==> flow/design.v <==
module err_compute(clk,rst_n,IR_vld,IR_R0,IR_R1,IR_R2,IR_R3,
                    IR_L0,IR_L1,IR_L2,IR_L3,err_vld,error);
	input clk;		 
	input rst_n;		 
	input IR_vld;		 
	input [11:0] IR_R0,IR_R1,IR_R2,IR_R3;	 
	input [11:0] IR_L0,IR_L1,IR_L2,IR_L3;	 
	output logic [15:0] error;	 
	output logic err_vld; 	 
	logic sub;
	logic [2:0] sel;
	logic en_accum, clr_accum;
	logic [15:0] error_old;
	logic err_vld_old;
	err_compute_DP iDP(.clk(clk),.en_accum(en_accum),.clr_accum(clr_accum),
				.sub(sub),.sel(sel),.IR_R0(IR_R0),.IR_R1(IR_R1),
				.IR_R2(IR_R2),.IR_R3(IR_R3),.IR_L0(IR_L0),.IR_L1(IR_L1),
				.IR_L2(IR_L2),.IR_L3(IR_L3),.error(error_old));
	err_compute_SM iSM(.clk(clk),.rst_n(rst_n),.IR_vld(IR_vld),.en_accum(en_accum),.clr_accum(clr_accum),
				.sub(sub),.sel(sel),.err_vld(err_vld_old));
	always_ff @(posedge clk) begin
		err_vld <= err_vld_old;
	end
	always_ff @(posedge clk) begin
		if(err_vld_old)
			error <= error_old;
	end
endmodule
module err_compute_DP(clk,en_accum,clr_accum,sub,sel,IR_R0,IR_R1,IR_R2,IR_R3,
                    IR_L0,IR_L1,IR_L2,IR_L3,error);
  input clk;							 
  input en_accum,clr_accum;				 
  input sub;							 
  input [2:0] sel;						 
  input [11:0] IR_R0,IR_R1,IR_R2,IR_R3;  
  input [11:0] IR_L0,IR_L1,IR_L2,IR_L3;  
  output reg signed [15:0] error;	 
	logic [15:0] next_error;	 
	logic [15:0] mux_out;		 
	logic [15:0] negation;		 
	assign mux_out =	(sel == 3'h0) ? {4'h0,IR_R0} :
						(sel == 3'h1) ? {4'h0,IR_L0} :
						(sel == 3'h2) ? {3'h0,IR_R1,1'b0} :
						(sel == 3'h3) ? {3'h0,IR_L1,1'b0} :
						(sel == 3'h4) ? {2'h0,IR_R2,2'h0} :
						(sel == 3'h5) ? {2'h0,IR_L2,2'h0} :
						(sel == 3'h6) ? {1'b0,IR_R3,3'h0} :
						(sel == 3'h7) ? {1'b0,IR_L3,3'h0} : 16'h0000;
	assign negation = mux_out[15:0]^{15{sub}};
	assign next_error = error + negation + sub;
  always_ff @(posedge clk)
    if (clr_accum)
	  error <= 16'h0000;
	else if (en_accum)
	  error <= next_error; 
endmodule
module err_compute_SM(clk,rst_n,IR_vld,en_accum,clr_accum,sub,sel,err_vld);
	input clk;		 
	input rst_n;	 
	input IR_vld;	 
	output logic en_accum;	 
	output logic clr_accum;	 
	output logic sub;		 
	output logic [2:0] sel;	 
	output logic err_vld; 	 
	typedef enum reg [1:0]{IDLE,COMPUTE,FINISH} state_t;
	state_t state, nxt_state;
	always_ff @(posedge clk, negedge rst_n) 
	begin
		if(!rst_n)
			state <= IDLE;
		else
			state <= nxt_state;
	end
	always_comb
	begin
		en_accum = 0;
		clr_accum = 0;
		sub = 0;
		err_vld = 0;
		nxt_state = state;
		case(state)
			IDLE:  
			begin
				if(IR_vld)
				begin
					clr_accum = 1;
					nxt_state = COMPUTE;
				end
			end
			COMPUTE:
			begin
				if(sel == 7)
				begin
					sub = 1;
					en_accum = 1;
					err_vld = 1;
					nxt_state = FINISH;
				end
				else
				begin
					if(!sel[0])
						sub = 0;
					else 
						sub = 1;
					en_accum = 1;
				end
			end
			FINISH:
			begin
				err_vld = 1;
				nxt_state = IDLE;
			end
		endcase
	end
	always_ff @(posedge clk, negedge rst_n)
	begin
		if(!rst_n)
			sel <= 0;
		else if(clr_accum)
			sel <= 0;
		else if(en_accum)
			sel <= sel + 1;
	end
endmodule
From RTL to reports: err_compute

The steps from the RTL of err_compute to its reports follow in flow order.
Lines are those of the file above, counted from 1.
Cell names lack the library's common part.
A cell with -- has no value.

Top module: err_compute
Clock input: clk
Cell library: sky130hd
Timing corner: tt_025C_1v80

Word-level counts

Source: Yosys, flattened and elaborated, memories not mapped. Widths are those after wreduce. Registers that Yosys merges into a memory's read port (data or address) are not register bits. Print and check cells do not count. Equal cells are merged and count once.

Bitwise logic cells: 1
Reductions and logical operators: 5
$add $sub $neg: 3
Eq/ne operators: 11
Muxes and demuxes: 21

Operator list:

| kind                                   | count |
| 2-to-1 mux 16 bit                      | 7 |
| adder 16 x 1 -> 16 bit                 | 1 |
| XOR 16 x 15 -> 16 bit                  | 1 |
| adder 16 bit                           | 1 |
| 2-to-1 mux 15 bit                      | 1 |
| == test 3 bit with constant B          | 4 |
| 2-to-1 mux 1 bit                       | 7 |
| == test 3 x 2 -> 1 bit with constant B | 2 |
| case mux 2 bit (select 3 bit)          | 1 |
| 2-to-1 mux 3 bit                       | 2 |
| 2-to-1 mux 2 bit                       | 2 |
| adder 3 x 1 -> 3 bit with constant B   | 1 |
| == test 3 x 1 -> 1 bit with constant B | 1 |
| zero test 3 bit                        | 1 |
| AND reduction 3 bit                    | 1 |
| nonzero test 3 bit                     | 1 |
| == test 2 x 1 -> 1 bit with constant B | 1 |
| != test 2 x 1 -> 1 bit with constant B | 1 |
| == test 2 bit with constant B          | 1 |
| != test 2 bit with constant B          | 1 |
| zero test 2 bit                        | 1 |
| nonzero test 2 bit                     | 1 |
| case mux 1 bit (select 2 bit)          | 1 |

Flip-flop bits (word level): 38
Output and inout bits: 17
Input bits: 99
Word-level cells: 46

Logic depth

Depth = most cells in a row (Yosys ltp): at word level without a register or memory, in the mapped netlist without a sequential cell, where the memories' decode and read muxes count.

Depth after elaboration: 12
ABC_AREA: 0
Mapped depth: 19
Mapped depth without buffers: 15

After synthesis

The flow's flattened synthesis, as Yosys stat reports it; memories are mapped. The netlist is that of the ABC_AREA named above (0 if unset); the other value can give another one.
Totals and module areas in this step are rounded.

Mapped flip-flops: 39
Buffers: 30
Mapped cells: 413
Sequential part of the area: 972 µm²
Chip area (Yosys): 3220 µm²

Cell types:

| cell     | count | total area (µm²) |
| edfxtp_1 | 16    | 480.461 |
| dfxtp_1  | 17    | 340.326 |
| ha_1     | 21    | 262.752 |
| nand2_1  | 52    | 195.187 |
| o21ai_0  | 33    | 165.158 |
| a21oi_1  | 30    | 150.144 |
| nor2_1   | 38    | 142.637 |
| dfrtp_1  | 5     | 125.12 |
| xnor2_1  | 14    | 122.618 |
| nand3_1  | 23    | 115.11 |
| xor2_1   | 12    | 105.101 |
| a221oi_1 | 10    | 87.584 |
| a32oi_1  | 8     | 70.067 |
| o22ai_1  | 11    | 68.816 |
| clkbuf_1 | 18    | 67.565 |
| inv_1    | 18    | 67.565 |
| a211oi_1 | 8     | 60.058 |
| a21o_1   | 7     | 52.55 |

Other cell types: 35; their cells: 72.
By module: a second synthesis without flattening, with its own total; a netlist apart from the flattened one above.

Cells (unflattened synthesis): 361
Area (unflattened synthesis): 3200 µm²

Each row is one instance without its submodules.

By module:

| module         | instances | area (µm²) | cells | sequential area (µm²) |
| err_compute_DP | 1         | 2430       | 320   | 320 |
| err_compute    | 1         | 500        | 17    | 500 |
| err_compute_SM | 1         | 273        | 24    | 151 |

Path before layout

OpenSTA on the mapped netlist: ideal clock, no wires. The path of least setup slack (recovery checks aside). Input and output delay are each 20% of the period. Register names are those of the netlist, which keeps one name where synthesis merged equal registers.

Path type: flip-flop to flip-flop
From: register iSM.sel[2]
To: register iDP.error[13]
Delay of the path: 3.922 ns
Arrival: 3.795 ns
Setup time: 0.127 ns
Data required time: 3.793 ns
Period: 3.92 ns
Time at the first pin: 0.000 ns
Stages: 20
Buffers on the path: 5
Path slack: -0.002 ns
Synthesis period reached: 3.922 ns

"delay of the path" = arrival - input delay + setup time.
"stages" counts driving pins, that of a launching flip-flop among them; a cell with two outputs on the path counts twice.
"synthesis period reached" is the clock period less the worst setup slack; recovery checks do not enter. This is arithmetic on one report: input and output delays are still those of the set period (20% each).
Between the ends stands the longest chain of elaborated cells between them, by number of cells; it is not shown to be the way that was timed. Of several equally long chains one is given.
A line is the first line of the expression or statement that the cell stems from. Yosys adds cells for indexed reads and writes and turns some case tables into memories.
A register here has more assigning lines than the two given.

Path through: dfrtp_1 > clkbuf_1 > inv_1 > clkbuf_1 > ha_1 > nand2b_1 > buf_2 > buf_1 > a21oi_1 > o22ai_1 > a32oi_1 > xnor2_1 > ha_1 > clkbuf_2 > and4_1 > a311oi_1 > a31o_2 > a31o_1 > and4b_1 > or3_1
Cells in the longest elaborated chain: 12
Elaborated cells on any way between the ends: 21
Those cells by class: 2 x add/sub; 7 x eq/ne; 10 x mux; 1 x logic; 1 x reduce/logical

Ends and longest elaborated chain, post-synthesis:

| what                   | line | RTL |
| start: declaration     | 64   | `output logic [2:0] sel;` |
| start: assignment      | 119  | `sel <= 0;` |
| start: assignment      | 123  | `sel <= sel + 1;` |
| == test 3 bit          | 48   | `(sel == 3'h7) ? {1'b0,IR_L3,3'h0} : 16'h0000;` |
| 2-to-1 mux 15 bit      | 48   |  |
| 2-to-1 mux 16 bit      | 47   | `(sel == 3'h6) ? {1'b0,IR_R3,3'h0} :` |
| 2-to-1 mux 16 bit      | 46   | `(sel == 3'h5) ? {2'h0,IR_L2,2'h0} :` |
| 2-to-1 mux 16 bit      | 45   | `(sel == 3'h4) ? {2'h0,IR_R2,2'h0} :` |
| 2-to-1 mux 16 bit      | 44   | `(sel == 3'h3) ? {3'h0,IR_L1,1'b0} :` |
| 2-to-1 mux 16 bit      | 43   | `(sel == 3'h2) ? {3'h0,IR_R1,1'b0} :` |
| 2-to-1 mux 16 bit      | 42   | `(sel == 3'h1) ? {4'h0,IR_L0} :` |
| 2-to-1 mux 16 bit      | 41   | `assign mux_out = (sel == 3'h0) ? {4'h0,IR_R0} :` |
| XOR 16 x 15 -> 16 bit  | 49   | `assign negation = mux_out[15:0]^{15{sub}};` |
| adder 16 bit           | 50   | `assign next_error = error + negation + sub;` |
| adder 16 x 1 -> 16 bit | 50   |  |
| end: assignment        | 53   | `error <= 16'h0000;` |
| end: assignment        | 55   | `error <= next_error;` |
| end: declaration       | 37   | `output reg signed [15:0] error;` |

Path in the finished layout

From the final timing report of run B: the path of least setup slack in the routed layout; clock arrival at registers is part of the times.

Path type: flip-flop to flip-flop
From: register iSM.sel[2]
To: register iDP.error[13]
Arrival: 5.38 ns
Stages: 15
Path slack: 1.88 ns
Time at the first pin: 0.29 ns
Buffers on the path: 0
Data required time: 7.26 ns
Period: 7.08 ns
Setup time: 0.11 ns

Between the ends stands the longest chain of elaborated cells between them, by number of cells; it is not shown to be the way that was timed. Of several equally long chains one is given.
A register here has more assigning lines than the two given.

Path through: dfrtp_1 > inv_1 > ha_1 > nand2b_1 > a221oi_1 > o22ai_1 > a32oi_1 > xnor2_1 > ha_1 > a21oi_1 > o21ai_0 > a21oi_1 > or2_2 > a31oi_1 > or3_1
Cells in the longest elaborated chain: 12
Elaborated cells on any way between the ends: 21
Those cells by class: 2 x add/sub; 7 x eq/ne; 10 x mux; 1 x logic; 1 x reduce/logical

Ends and longest elaborated chain, post-layout:

| what                   | line | RTL |
| start: declaration     | 64   | `output logic [2:0] sel;` |
| start: assignment      | 119  | `sel <= 0;` |
| start: assignment      | 123  | `sel <= sel + 1;` |
| == test 3 bit          | 48   | `(sel == 3'h7) ? {1'b0,IR_L3,3'h0} : 16'h0000;` |
| 2-to-1 mux 15 bit      | 48   |  |
| 2-to-1 mux 16 bit      | 47   | `(sel == 3'h6) ? {1'b0,IR_R3,3'h0} :` |
| 2-to-1 mux 16 bit      | 46   | `(sel == 3'h5) ? {2'h0,IR_L2,2'h0} :` |
| 2-to-1 mux 16 bit      | 45   | `(sel == 3'h4) ? {2'h0,IR_R2,2'h0} :` |
| 2-to-1 mux 16 bit      | 44   | `(sel == 3'h3) ? {3'h0,IR_L1,1'b0} :` |
| 2-to-1 mux 16 bit      | 43   | `(sel == 3'h2) ? {3'h0,IR_R1,1'b0} :` |
| 2-to-1 mux 16 bit      | 42   | `(sel == 3'h1) ? {4'h0,IR_L0} :` |
| 2-to-1 mux 16 bit      | 41   | `assign mux_out = (sel == 3'h0) ? {4'h0,IR_R0} :` |
| XOR 16 x 15 -> 16 bit  | 49   | `assign negation = mux_out[15:0]^{15{sub}};` |
| adder 16 bit           | 50   | `assign next_error = error + negation + sub;` |
| adder 16 x 1 -> 16 bit | 50   |  |
| end: assignment        | 53   | `error <= 16'h0000;` |
| end: assignment        | 55   | `error <= next_error;` |
| end: declaration       | 37   | `output reg signed [15:0] error;` |

2 stored runs of err_compute in the flow (synthesis by Yosys, layout by OpenROAD, sky130hd cells), in arbitrary order. Constraints: input delay and output delay 20% of the set period each, output load 0.01 pF.
"period achieved": clock period set for the run, less the worst setup slack. It is reckoned from that one timing run; input and output delays stay at 20% of the period that was set.
"time of the worst setup path" means the part of the period allowed to the worst setup path (the constraints hold back 20% at inputs and 20% at outputs) less its slack; where the path has registers, the arrival times of their clocks count too.
"power consumption" is the tool's figure for a default switching activity; nothing was simulated.
The measured numbers are rounded.

## Run A

==> flow/run.sh <==
#!/bin/bash
# the make line also repeats the synthesis and layout settings of config.mk as NAME=value (left out here)
make -C /OpenROAD-flow-scripts/flow DESIGN_CONFIG=/design/flow/config.mk WORK_HOME=/design/flow/orfs CLKGATE_MAP_FILE= finish
==> flow/config.mk <==
export PLATFORM = sky130hd
export DESIGN_NAME = err_compute
export DESIGN_NICKNAME = err_compute
export VERILOG_FILES = /design/flow/design.v
export SDC_FILE = /design/flow/constraint.sdc
export NUM_CORES = 4
export LEC_CHECK = 0
export CAP_MARGIN = 20
export CELL_PAD_IN_SITES_GLOBAL_PLACEMENT = 0
export CORE_MARGIN = 2
export CORE_UTILIZATION = 71
export CTS_CLUSTER_DIAMETER = 211
export GPL_ROUTABILITY_DRIVEN = 0
export MAX_ROUTING_LAYER = met4
export PLACE_DENSITY_LB_ADDON = 0.16
export SETUP_SLACK_MARGIN = -0.77
export SLEW_MARGIN = 20
export TNS_END_PERCENT = 40
==> flow/constraint.sdc <==
create_clock -name core_clock -period 8.58 [get_ports {clk}]
set_input_delay 1.7160 -clock core_clock [delete_from_list [all_inputs] [get_ports {clk}]]
set_output_delay 1.7160 -clock core_clock [all_outputs]
set_load 0.01 [all_outputs]

Run A: stopped before the end: placement reported FLW-0024

## Run B

==> flow/run.sh <==
#!/bin/bash
# the make line also repeats the synthesis and layout settings of config.mk as NAME=value (left out here)
make -C /OpenROAD-flow-scripts/flow DESIGN_CONFIG=/design/flow/config.mk WORK_HOME=/design/flow/orfs CLKGATE_MAP_FILE= finish
==> flow/config.mk <==
export PLATFORM = sky130hd
export DESIGN_NAME = err_compute
export DESIGN_NICKNAME = err_compute
export VERILOG_FILES = /design/flow/design.v
export SDC_FILE = /design/flow/constraint.sdc
export NUM_CORES = 4
export LEC_CHECK = 0
export CAP_MARGIN = 20
export CELL_PAD_IN_SITES_DETAIL_PLACEMENT = 1
export CORE_MARGIN = 7
export CORE_UTILIZATION = 47
export CTS_CLUSTER_DIAMETER = 160
export GPL_ROUTABILITY_DRIVEN = 0
export HOLD_SLACK_MARGIN = 0.29
export PLACE_DENSITY = 0.7
export SLEW_MARGIN = 20
==> flow/constraint.sdc <==
create_clock -name core_clock -period 7.08 [get_ports {clk}]
set_input_delay 1.4160 -clock core_clock [delete_from_list [all_inputs] [get_ports {clk}]]
set_output_delay 1.4160 -clock core_clock [all_outputs]
set_load 0.01 [all_outputs]

| result of run B | value |
|---|---|
| sum of negative setup slack | 0.000 ns |
| synthesized cell area | 3220 µm² |
| worst setup slack after layout | 1.88 ns |
| standard-cell area after layout | 4480 µm² |
| smallest hold slack | 0.453 ns |
| area inside the die boundary | 9360 µm² |
| final design utilization | 66.7% |
| power consumption | 2.69 mW |
| period achieved | 5.205 ns |
| time of the worst setup path | 5.20 ns |
| type of the worst setup path | flip-flop to flip-flop |
