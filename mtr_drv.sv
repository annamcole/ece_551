==> flow/design.v <==
module PWM11(clk, rst_n, duty, PWM_sig);
	input clk, rst_n;
	input [10:0] duty;
	output logic PWM_sig;
	logic cnt_lt_duty;
	logic [10:0] cnt;
	always_comb
		cnt_lt_duty = cnt < duty;
	always_ff @ (posedge clk,negedge rst_n) 
	begin
		if(!rst_n) begin
			cnt <= 0;
			PWM_sig <= 0;
		end else begin
			cnt <= cnt + 1;
			PWM_sig <= cnt_lt_duty;
		end
	end
endmodule
module mtr_drv(clk,rst_n,lft_duty,rght_duty,DIRL,DIRR,PWML,PWMR);
	input signed [11:0] lft_duty, rght_duty;
	input clk, rst_n;			 
	output logic PWML,PWMR;		 
	output logic DIRL,DIRR;		 
	logic [10:0] absL,absR;		 
	assign DIRL = lft_duty[11];
	assign DIRR = rght_duty[11];
	assign absL = (DIRL) ? ~lft_duty[10:0] : lft_duty[10:0];
	assign absR = (DIRR) ? ~rght_duty[10:0] : rght_duty[10:0];
	PWM11 iPWM_L(.clk(clk),.rst_n(rst_n),.duty(absL),.PWM_sig(PWML));
	PWM11 iPWM_R(.clk(clk),.rst_n(rst_n),.duty(absR),.PWM_sig(PWMR));
endmodule
# == Step by step through the tools: mtr_drv ==
# Tool output for the design above, in the order of the flow.
# Lines are those of the file above, counted from 1.
# Cell names lack the library's common part.
# A cell with n/a has no value.
# design
top,mtr_drv
clk_port,clk
cell_library,sky130hd
corner,tt_025C_1v80

# == Word-level counts ==
# Source: Yosys, flattened and elaborated, memories not mapped. Widths are those after wreduce; folded enables and synchronous resets count as part of the registers. Registers that Yosys merges into a memory's read port (data or address) are not register bits. Print and check cells do not count. Equal cells are merged and count once.
# classes
muxes,2
n_addsub,2
bitwise,2
cmp,2
# ops
op,count
adder 11 x 1 -> 11 bit (second input constant),2
< comparator 11 bit,2
NOT 11 bit,2
2-to-1 mux 11 bit,2
# bits
output_inout_bits,4
register_bits,24
wordCells,12
in_bits,26

# == Depth ==
# Depth = most cells in a row (Yosys ltp): at word level without a register or memory, in the mapped netlist without a sequential cell, where the memories' decode and read muxes count.
# depth
word_depth,3
abc_area,1
depth_mapped,10
depth_no_buf,9

# == Netlist ==
# Source: synth_stat.txt of the flow (Yosys; design flattened, memories mapped). It holds for the ABC_AREA given above (unset counts as 0); a run with the other value may have another netlist.
# The area totals of this step are shown rounded.
# mapped
area_um2,1700
stdcells,190
ff_cells,24
seq_area_um2,601
buf_cells,4
# by_type
type,count
dfrtp_1,24
ha_1,22
xnor2_1,27
nand2_1,41
xor2_1,9
inv_1,20
nand3_2,6
a21oi_1,10
nor2_1,12
nand3_1,6
nor2_4,2
a21o_1,2
buf_4,2
nor2_2,2
buf_2,2
nor3_1,2
nand4_1,1

# == Timing after synthesis ==
# OpenSTA on the mapped netlist: ideal clock, no wires. The path of least setup slack (recovery checks aside). Input and output delay are each 20% of the period. Register names are those of the netlist, which keeps one name where synthesis merged equal registers.
# synth_path
path_type,in2reg
start,input rght_duty[11]
end,register iPWM_R.PWM_sig
input_delay_ns,0.340
t_arrival_ns,1.332
setup_slack_ns,0.250
path_stages,8
launch_ns,0.340
delay_ns,1.110
period_ns,1.7
period_less_setup_slack_ns,1.45
# "delay_ns" is the arrival time less input delay plus setup time.
# "path_stages" counts driving pins, that of a launching flip-flop among them; a cell with two outputs on the path counts twice.
# "period_less_setup_slack_ns" = period - worst setup slack (recovery checks aside). The figure is calculated, with input and output delays left at 20% of the set period.
# Between the ends stands the longest chain of elaborated cells between them, by number of cells; it is not shown to be the way that was timed. Of several equally long chains one is given.
# A line is the first line of the expression or statement that the cell stems from. Yosys adds cells for indexed reads and writes and turns some case tables into memories.
# synth_between
path_cell_list,buf_2 xnor2_1 ha_1 nand2_1 nor2_1 nand2_1 a21oi_1 nor2_1
elab_chain_len,2
cells_between,2
lines_between,2
cone_classes,1 x compare; 1 x mux
# synth_lines
element,line_no,rtl
"start, declared",21,"input signed [11:0] lft_duty, rght_duty;"
2-to-1 mux 11 bit,29,assign absR = (DIRR) ? ~rght_duty[10:0] : rght_duty[10:0];
< comparator 11 bit,8,cnt_lt_duty = cnt < duty;
"end, assigned",13,PWM_sig <= 0;
"end, assigned",16,PWM_sig <= cnt_lt_duty;
"end, declared",4,output logic PWM_sig;

# == Path in the finished layout ==
# Path of least setup slack in the final report of stored run 1 (OpenROAD, finished layout, wires in). Where an end is a register, its clock arrival counts in the times.
# layout_path
path_type,in2out
start,input lft_duty[11]
end,output DIRL
path_stages,2
period_ns,3.11
input_delay_ns,0.62
launch_ns,0.62
t_arrival_ns,1.97
setup_slack_ns,0.52
output_delay_ns,0.62
# layout_between
path_cell_list,clkdlybuf4s50_1 clkdlybuf4s50_1
elab_chain_len,0
cells_between,0
lines_between,0
# layout_lines
element,line_no,rtl
"start, declared",21,"input signed [11:0] lft_duty, rght_duty;"
"end, declared",24,"output logic DIRL,DIRR;"

# Stored flow runs of mtr_drv (2 of them; Yosys, OpenROAD, sky130hd). They differ in their settings and are not a sequence. Constraints: input delay and output delay 20% of the set period each, output load 0.01 pF.
# By "achieved_clock_period_ns" is meant the clock period of the run minus its worst setup slack. This is arithmetic on one report: input and output delays are still those of the set period (20% each).
# "critical_path_time_ns" means the part of the period allowed to the worst setup path (the constraints hold back 20% at inputs and 20% at outputs) less its slack; where the path has registers, the arrival times of their clocks count too.
# "total_power_mw": no workload was simulated; the value follows from the tool's default switching activity.
# Values from the reports are rounded here.
# Settings: -- = not set for that run.
# Results: -- = not shown.
stored run,period_ns,CORE_UTILIZATION,SETUP_SLACK_MARGIN,PLACE_DENSITY_LB_ADDON,CORE_ASPECT_RATIO,CORE_MARGIN,CELL_PAD_IN_SITES_DETAIL_PLACEMENT,ABC_AREA,GPL_TIMING_DRIVEN,CTS_CLUSTER_SIZE,CAP_MARGIN,MAX_ROUTING_LAYER,SLEW_MARGIN,CELL_PAD_IN_SITES_GLOBAL_PLACEMENT,TNS_END_PERCENT,CTS_CLUSTER_DIAMETER,MIN_ROUTING_LAYER,synth_chip_area_um2,design.die.area_um2,cell_area_final_um2,layout_utilization_frac,ws_setup_ns,tns_setup_ns,fin_hold_ws_ns,total_power_mw,achieved_clock_period_ns,critical_path_time_ns,path_kind
stored run 1,3.11,24,-0.24,0.21,1.86,5,0,1,1,42,30,met4,20,--,--,--,--,1700,8930,2200,0.323,0.516,0.000,0.473,0.802,2.594,1.35,in2out
stored run 2,2.97,69,0.63,0.17,--,2,--,--,--,--,25,--,20,1,50,236,met1,--,--,--,--,--,--,--,--,--,--,--
# Stored run 2: incomplete, placement halted on FLW-0024
